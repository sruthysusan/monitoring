==> flow/design.v <==
module XADC_Controller(input logic Clk, Reset, trigger,     
						input logic ADC_Busy, ADC_EOC, Data_Rdy,
						output logic Data_En, ADC_SC,
						input logic [15:0] ADC_Data_in,
						output logic [15:0] ADC_Data_out,
						output logic [6:0] ADC_Address);    
typedef enum logic [3:0] {RES = 0, DADDR, WT_TRIG, SC_HI, SC_LO, 
								WT_EOC, DEN_HI, DEN_LO, WT_DRDY, GET_DATA} state_t;
var state_t pstate, nstate;  
always_ff @(posedge Clk or posedge Reset)
	if (Reset == 1'b1) 
		pstate <= RES; 
	else 
		pstate <= nstate;
always_comb
	unique case (pstate)
		RES : nstate = DADDR;
		DADDR : nstate = WT_TRIG;
		WT_TRIG : nstate = (trigger == 1'b1)? SC_HI : WT_TRIG;
		SC_HI : nstate = SC_LO;
		SC_LO : nstate = WT_EOC;
		WT_EOC : nstate = (ADC_EOC == 1'b1)? DEN_HI : WT_EOC;
		DEN_HI : nstate = DEN_LO;
		DEN_LO : nstate = WT_DRDY;
		WT_DRDY : nstate = (Data_Rdy == 1'b1)? GET_DATA : WT_DRDY;
		GET_DATA : nstate = WT_TRIG;
		default : nstate = RES;
	endcase
always_ff @(posedge Clk) begin : RTL
	unique case (pstate)
		RES : begin
			Data_En <= 0;
			ADC_SC <= 0;
			ADC_Data_out <= '0;
			ADC_Address <= '0;
		end
		DADDR : ADC_Address <= 7'h16;
		SC_HI : ADC_SC <= 1;
		WT_EOC : ADC_SC <= 0;
		DEN_HI : Data_En <= 1;
		DEN_LO : Data_En <= 0;
		GET_DATA : ADC_Data_out <= ADC_Data_in;
		default : ;  
	endcase
end : RTL
endmodule : XADC_Controller
Step by step through the tools: XADC_Controller
Tool output for the design above, in the order of the flow.
Lines are those of the file above, counted from 1.
Cell names lack the library's common part.
The mark n/a stands for no value.
- top: XADC_Controller
- clock input: Clk
- cell library: sky130hd
- timing corner: tt_025C_1v80

After elaboration
Counts by Yosys on the flattened word-level netlist (proc, flatten, opt, wreduce; memories kept). Register bits leave out memories and registers merged into their read ports (data or address). Print and check cells are left out. Cells with the same type and inputs are merged into one.
- bits in registers at 29
- output and inout bits at 25
- word-level cells: 30
- equality and inequality tests at 9
- multiplexer cells: 8
- noted reduce/logical cells: 8
- operator list (kind ; count):
    parallel mux 4 bit (select 9 bit) ; 1
    parallel mux 16 bit (select 2 bit) ; 1
    equality test 4 x 3 -> 1 bit (second input constant) ; 4
    parallel mux 7 bit (select 2 bit) ; 1
    nonzero test 2 bit ; 4
    equality test 4 x 2 -> 1 bit (second input constant) ; 2
    equality test 4 bit (second input constant) ; 2
    OR reduction 2 bit ; 3
    equality test 4 x 1 -> 1 bit (second input constant) ; 1
    logical NOT 4 bit ; 1
    parallel mux 1 bit (select 2 bit) ; 2
    two-way mux 2 bit ; 1
    two-way mux 1 bit ; 2

Depth
Yosys ltp: most cells in a row. Word level: on the elaborated netlist, between registers, memories and ports. Mapped: between sequential cells and ports; inverters and the memories' decode and read muxes count.
- depth after elaboration at 3
- ABC_AREA at 0
- mapped depth at 3
- noted depth with buffers taken out: 2

Synthesis result
Yosys stat after the flow's synthesis: flattened, memories mapped to cells. It holds for the ABC_AREA given above (unset counts as 0); a run with the other value may have another netlist.
The area totals of this step are shown rounded.
- cells by type (cell type ; count ; area in all (um^2)):
    edfxtp_1 ; 19 ; 570.547
    dfrtp_1 ; 9 ; 225.216
    and2_2 ; 14 ; 105.101
    buf_4 ; 6 ; 45.043
    and2_1 ; 5 ; 31.28
    dfstp_2 ; 1 ; 26.275
    a21o_1 ; 2 ; 15.014
    inv_1 ; 4 ; 15.014
    or2_2 ; 2 ; 12.512
    or3_1 ; 2 ; 12.512
    buf_6 ; 1 ; 11.261
    nor2_1 ; 3 ; 11.261
    o21ai_0 ; 1 ; 5.005
    conb_1 ; 1 ; 3.754
- mapped cells at 70
- noted chip area (Yosys): 1100 um^2
- area of sequential cells at 820 um^2
- flip-flop cells: 29
- buffers: 7

Timing after synthesis
Source: OpenSTA report_checks on the synthesized netlist (no wires, ideal clock, input and output delay 20% of the period each), path of least setup slack; recovery checks are left aside. Register names are those of the netlist, which keeps one name where synthesis merged equal registers.
- kind: reg2reg
- start: reg pstate
- end: reg ADC_Data_out[0]
- noted clock period: 1.48 ns
- setup time at 0.334 ns
- data arrival time at 0.823 ns
- noted required time: 1.146 ns
- path slack at 0.323 ns
- path delay at 1.157 ns
- noted driving pins on the path: 2
- buffers on the path at 0
- synthesis period reached at 1.157 ns
"path delay" is the arrival time less input delay plus setup time.
"driving pins on the path": output pins that drive a net of the path, with the launching flip-flop's if there is one; two outputs of one cell count as two.
"synthesis period reached" = period - worst setup slack (recovery checks aside). The figure is calculated, with input and output delays left at 20% of the set period.
An end named without its bit number is one bit of that signal or, where synthesis recoded a state register, one of its new flip-flops.
- path through: dfstp_2 -> or2_2
- RTL lines, path after synthesis (item ; line ; RTL):
    from (decl) ; 9 ; var state_t pstate, nstate;
    from (assign) ; 12 ; pstate <= RES;
    from (assign) ; 14 ; pstate <= nstate;
    to (assign) ; 34 ; ADC_Data_out <= '0;
    to (assign) ; 42 ; GET_DATA : ADC_Data_out <= ADC_Data_in;
    to (decl) ; 5 ; output logic [15:0] ADC_Data_out,
Chain of elaborated cells between the ends: none given.

Path in the finished layout
From the final timing report of entry A: the path of least setup slack in the routed layout; clock arrival at registers is part of the times.
- kind: reg2out
- start: reg (name not given)
- end: out ADC_Address[1]
- noted clock period: 1.11 ns
- data arrival time at 0.96 ns
- noted required time: 0.89 ns
- path slack at -0.07 ns
- noted driving pins on the path: 2
- buffers on the path at 1
- path through: edfxtp_1 -> dlygate4sd2_1
- RTL lines, path post-layout (item ; line ; RTL):
    to (decl) ; 6 ; output logic [6:0] ADC_Address);
Chain of elaborated cells between the ends: none given.

Ticket comment

Measured data: module XADC_Controller, platform sky130hd, 2 stored runs of the flow under differing settings, order arbitrary. Input and output delays are each 20% of the period that was set; the output load is 0.01 pF.
"period reached" = clock period - worst setup slack. The figure is calculated, with input and output delays left at 20% of the set period.
"time on the worst setup path" is the time allowed to the run's worst setup path (the clock period less input and output delay, where it has them) less its slack. Clock arrival times count: a late capture clock shortens it, a late launch clock lengthens it.
"total power of the final layout" is the tool's figure for a default switching activity; nothing was simulated.
Measured values are rounded.

Entry A
Settings were period_ns = 1.11; CORE_UTILIZATION = 19; SETUP_SLACK_MARGIN = -0.11; CELL_PAD_IN_SITES_GLOBAL_PLACEMENT = 2; CELL_PAD_IN_SITES_DETAIL_PLACEMENT = 0; GPL_ROUTABILITY_DRIVEN = 1; MIN_ROUTING_LAYER = met1; CAP_MARGIN = 20; CORE_MARGIN = 2; SLEW_MARGIN = 20
- total power of the final layout: 0.0025 W
- worst setup slack after layout at -0.071 ns
- utilization at 30%
- noted the final setup TNS: -1.4 ns
- area of the die at 6400 um^2
- area of the standard cells in the finished layout: 1700 um^2
- time on the worst setup path: 0.96 ns
- worst setup path kind: reg2out
- chip area after synthesis (Yosys): 1100 um^2
- noted the period reached: 1.181 ns

Entry B
Settings were period_ns = 1.69; CORE_UTILIZATION = 69; PLACE_DENSITY = 0.58; CELL_PAD_IN_SITES_DETAIL_PLACEMENT = 0; GPL_TIMING_DRIVEN = 0; CTS_CLUSTER_SIZE = 47; CTS_CLUSTER_DIAMETER = 42; CAP_MARGIN = 30; SLEW_MARGIN = 25; CORE_MARGIN = 2
- stopped before the end: placement reported GPL-0301
