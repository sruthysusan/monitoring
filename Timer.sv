==> flow/design.v <==
module Timer #(parameter NUMCLKS = 10000, n = 14)  
				(input logic Clk, Reset, output logic Pulse);
logic [n-1:0] count; 
always_ff @(posedge Clk, posedge Reset)
	if (Reset)
		count <= NUMCLKS - 1;
	else if (count != 0)
		count <= count - 1;
	else
		count <= NUMCLKS - 1;
assign Pulse = (count == 0);  
endmodule : Timer
## Tool chain data of Timer

What the tools print for Timer, step after step.
Lines are those of the file above, counted from 1.
Operators carry their Yosys type and port widths (W data, S select, Z words).
Cell names lack the library's common part.
The mark - stands for no value.

| set-up | value |
|---|---|
| top | Timer |
| clock input | Clk |
| cell library | sky130hd |
| timing corner | tt_025C_1v80 |

## Elaborated design

Counts by Yosys on the flattened word-level netlist (proc, flatten, opt, wreduce; memories kept). Register bits leave out memories and registers merged into their read ports (data or address); mux counts leave out enables and synchronous resets folded into registers. Print and check cells are left out. Cells with the same type and inputs are merged into one.

| word-level totals | value |
|---|---|
| elaborated cells | 5 |
| output and inout bits | 1 |
| bits in registers | 14 |
| input bits | 2 |

| operators by class | value |
|---|---|
| add/subtract/negate cells | 1 |
| reductions and logical operators | 2 |
| mux-type cells | 1 |

Operators with widths:

| kind | number |
|---|---|
| $sub A14 B1 Y14 const B | 1 |
| $logic_not A14 Y1 | 1 |
| $reduce_bool A14 Y1 | 1 |
| $mux W14 | 1 |

## Depth

Yosys ltp: most cells in a row. Word level: on the elaborated netlist, between registers, memories and ports. Mapped: between sequential cells and ports; inverters and the memories' decode and read muxes count.

| logic depth | value |
|---|---|
| word-level depth | 2 |
| ABC_AREA | 0 |
| depth in mapped cells | 5 |
| gate-level depth less buffers | 5 |

## Synthesis result

The flow's flattened synthesis, as Yosys stat reports it; memories are mapped. The netlist is that of the ABC_AREA named above (0 if unset); the other value can give another one.
Totals and module areas in this step are rounded.

| mapped netlist | value |
|---|---|
| buffer cells | 0 |
| area of sequential cells | 360 um2 |
| flip-flop cells | 14 |
| cells in the netlist | 61 |
| mapped area | 650 um2 |

Cells by type:

| cell type | number | total area (um2) |
|---|---|---|
| dfstp_2 | 8 | 210.202 |
| dfrtp_1 | 6 | 150.144 |
| xor2_1 | 6 | 52.55 |
| nand2_1 | 8 | 30.029 |
| o31ai_1 | 4 | 30.029 |
| nor2_1 | 6 | 22.522 |
| or3_4 | 2 | 22.522 |
| nor3_1 | 4 | 20.019 |
| ha_1 | 1 | 12.512 |
| nor4_1 | 2 | 12.512 |
| inv_1 | 3 | 11.261 |
| or4_4 | 1 | 11.261 |
| a211o_2 | 1 | 10.01 |
| o21ai_0 | 2 | 10.01 |
| xnor2_1 | 1 | 8.758 |
| nand3b_1 | 1 | 7.507 |
| o211ai_1 | 1 | 7.507 |
| or3_2 | 1 | 7.507 |

Not listed: further types 3, cells in them 3.

## Timing after synthesis

OpenSTA on the mapped netlist: ideal clock, no wires. The path of least setup slack (recovery checks aside). Input and output delay are each 20% of the period. Register names are those of the netlist, which keeps one name where synthesis merged equal registers.

| timing path after synthesis | value |
|---|---|
| kind | reg-to-output |
| from | register count[9] |
| to | output Pulse |
| time at the first pin | 0.000 ns |
| driving pins on the path | 4 |
| setup slack | 0.941 ns |
| data arrival time | 1.611 ns |
| external output delay | 0.638 ns |
| buffers on the path | 0 |
| required time | 2.552 ns |
| clock period | 3.19 ns |
| path delay | 1.611 ns |
| synthesis period reached | 2.249 ns |

"path delay" is the arrival time less input delay plus setup time.
At an output port there is no setup time.
"driving pins on the path": output pins that drive a net of the path, with the launching flip-flop's if there is one; two outputs of one cell count as two.
"synthesis period reached" = period - worst setup slack (recovery checks aside). The figure is calculated, with input and output delays left at 20% of the set period.
The rows between start and end are the longest chain of elaborated cells between them; the timing report does not say that the signal goes this way. Where chains are equally long, one stands for them.
Each line given opens the expression or statement behind the cell; cells for indexed reads and writes are added by Yosys, which also makes memories of some case tables.
At most two assigning lines are given for a register; there are more.

| on the way, after synthesis | value |
|---|---|
| cells stage by stage | dfstp_2 > or3_4 > or3_2 > nor4_1 |
| cells in the longest elaborated chain | 1 |
| elaborated cells on any way between the ends | 1 |
| RTL lines with such cells | 1 |
| those cells by class | 1 x reduce/logical |

RTL lines, path after synthesis:

| what | line | text |
|---|---|---|
| from (decl) | 3 | `logic [n-1:0] count;` |
| from (assign) | 6 | `count <= NUMCLKS - 1;` |
| from (assign) | 8 | `count <= count - 1;` |
| $logic_not A14 Y1 | 11 | `assign Pulse = (count == 0);` |
| to (decl) | 2 | `(input logic Clk, Reset, output logic Pulse);` |

## Timing after layout

From the final timing report of job 1: the path of least setup slack in the routed layout; clock arrival at registers is part of the times.

| timing path post-layout | value |
|---|---|
| kind | reg-to-output |
| from | register count[5] |
| to | output Pulse |
| driving pins on the path | 5 |
| required time | 2.97 ns |
| external output delay | 0.74 ns |
| time at the first pin | 0.28 ns |
| setup slack | 0.56 ns |
| buffers on the path | 1 |
| data arrival time | 2.41 ns |
| clock period | 3.71 ns |

The rows between start and end are the longest chain of elaborated cells between them; the timing report does not say that the signal goes this way. Where chains are equally long, one stands for them.
At most two assigning lines are given for a register; there are more.

| on the way, post-layout | value |
|---|---|
| cells stage by stage | dfrtp_1 > nor4_1 > nand3b_1 > nor4_1 > clkdlybuf4s50_1 |
| cells in the longest elaborated chain | 1 |
| elaborated cells on any way between the ends | 1 |
| RTL lines with such cells | 1 |
| those cells by class | 1 x reduce/logical |

RTL lines, path post-layout:

| what | line | text |
|---|---|---|
| from (decl) | 3 | `logic [n-1:0] count;` |
| from (assign) | 6 | `count <= NUMCLKS - 1;` |
| from (assign) | 8 | `count <= count - 1;` |
| $logic_not A14 Y1 | 11 | `assign Pulse = (count == 0);` |
| to (decl) | 2 | `(input logic Clk, Reset, output logic Pulse);` |

Data sheet: physical implementation of Timer

Settings and measured results of 2 stored flow runs for module Timer (sky130hd), not sorted in any way. The constraints put input and output delay at 20% of the set period each and load the outputs with 0.01 pF.
"clock period reached" = clock period - worst setup slack. The figure is calculated, with input and output delays left at 20% of the set period.
"power consumption": no workload was simulated; the value follows from the tool's default switching activity.
Results are given in rounded form.
A setting shown as . is not set for that run.

| stored run | period_ns | CORE_UTILIZATION | PLACE_DENSITY_LB_ADDON | GPL_TIMING_DRIVEN | CTS_CLUSTER_DIAMETER | SLEW_MARGIN | CAP_MARGIN | CORE_MARGIN | TNS_END_PERCENT | ABC_AREA | utilization of the finished layout (%) | die area (um2) | standard-cell area of the final layout (um2) | chip area after synthesis (Yosys) (um2) | clock period reached (ns) | worst setup slack after layout (ns) | power consumption (W) |
|---|---|---|---|---|---|---|---|---|---|---|---|---|---|---|---|---|---|
| job 1 | 3.71 | 52 | 0.02 | 0 | 294 | 35 | 20 | 2 | . | . | 64 | 1,600 | 730 | 650 | 3.147 | 0.56 | 0.00027 |
| job 2 | 1.81 | 40 | 0.2 | . | 193 | 20 | 20 | 5 | 90 | 0 | 57 | 2,500 | 870 | 650 | 2.026 | -0.22 | 0.00049 |
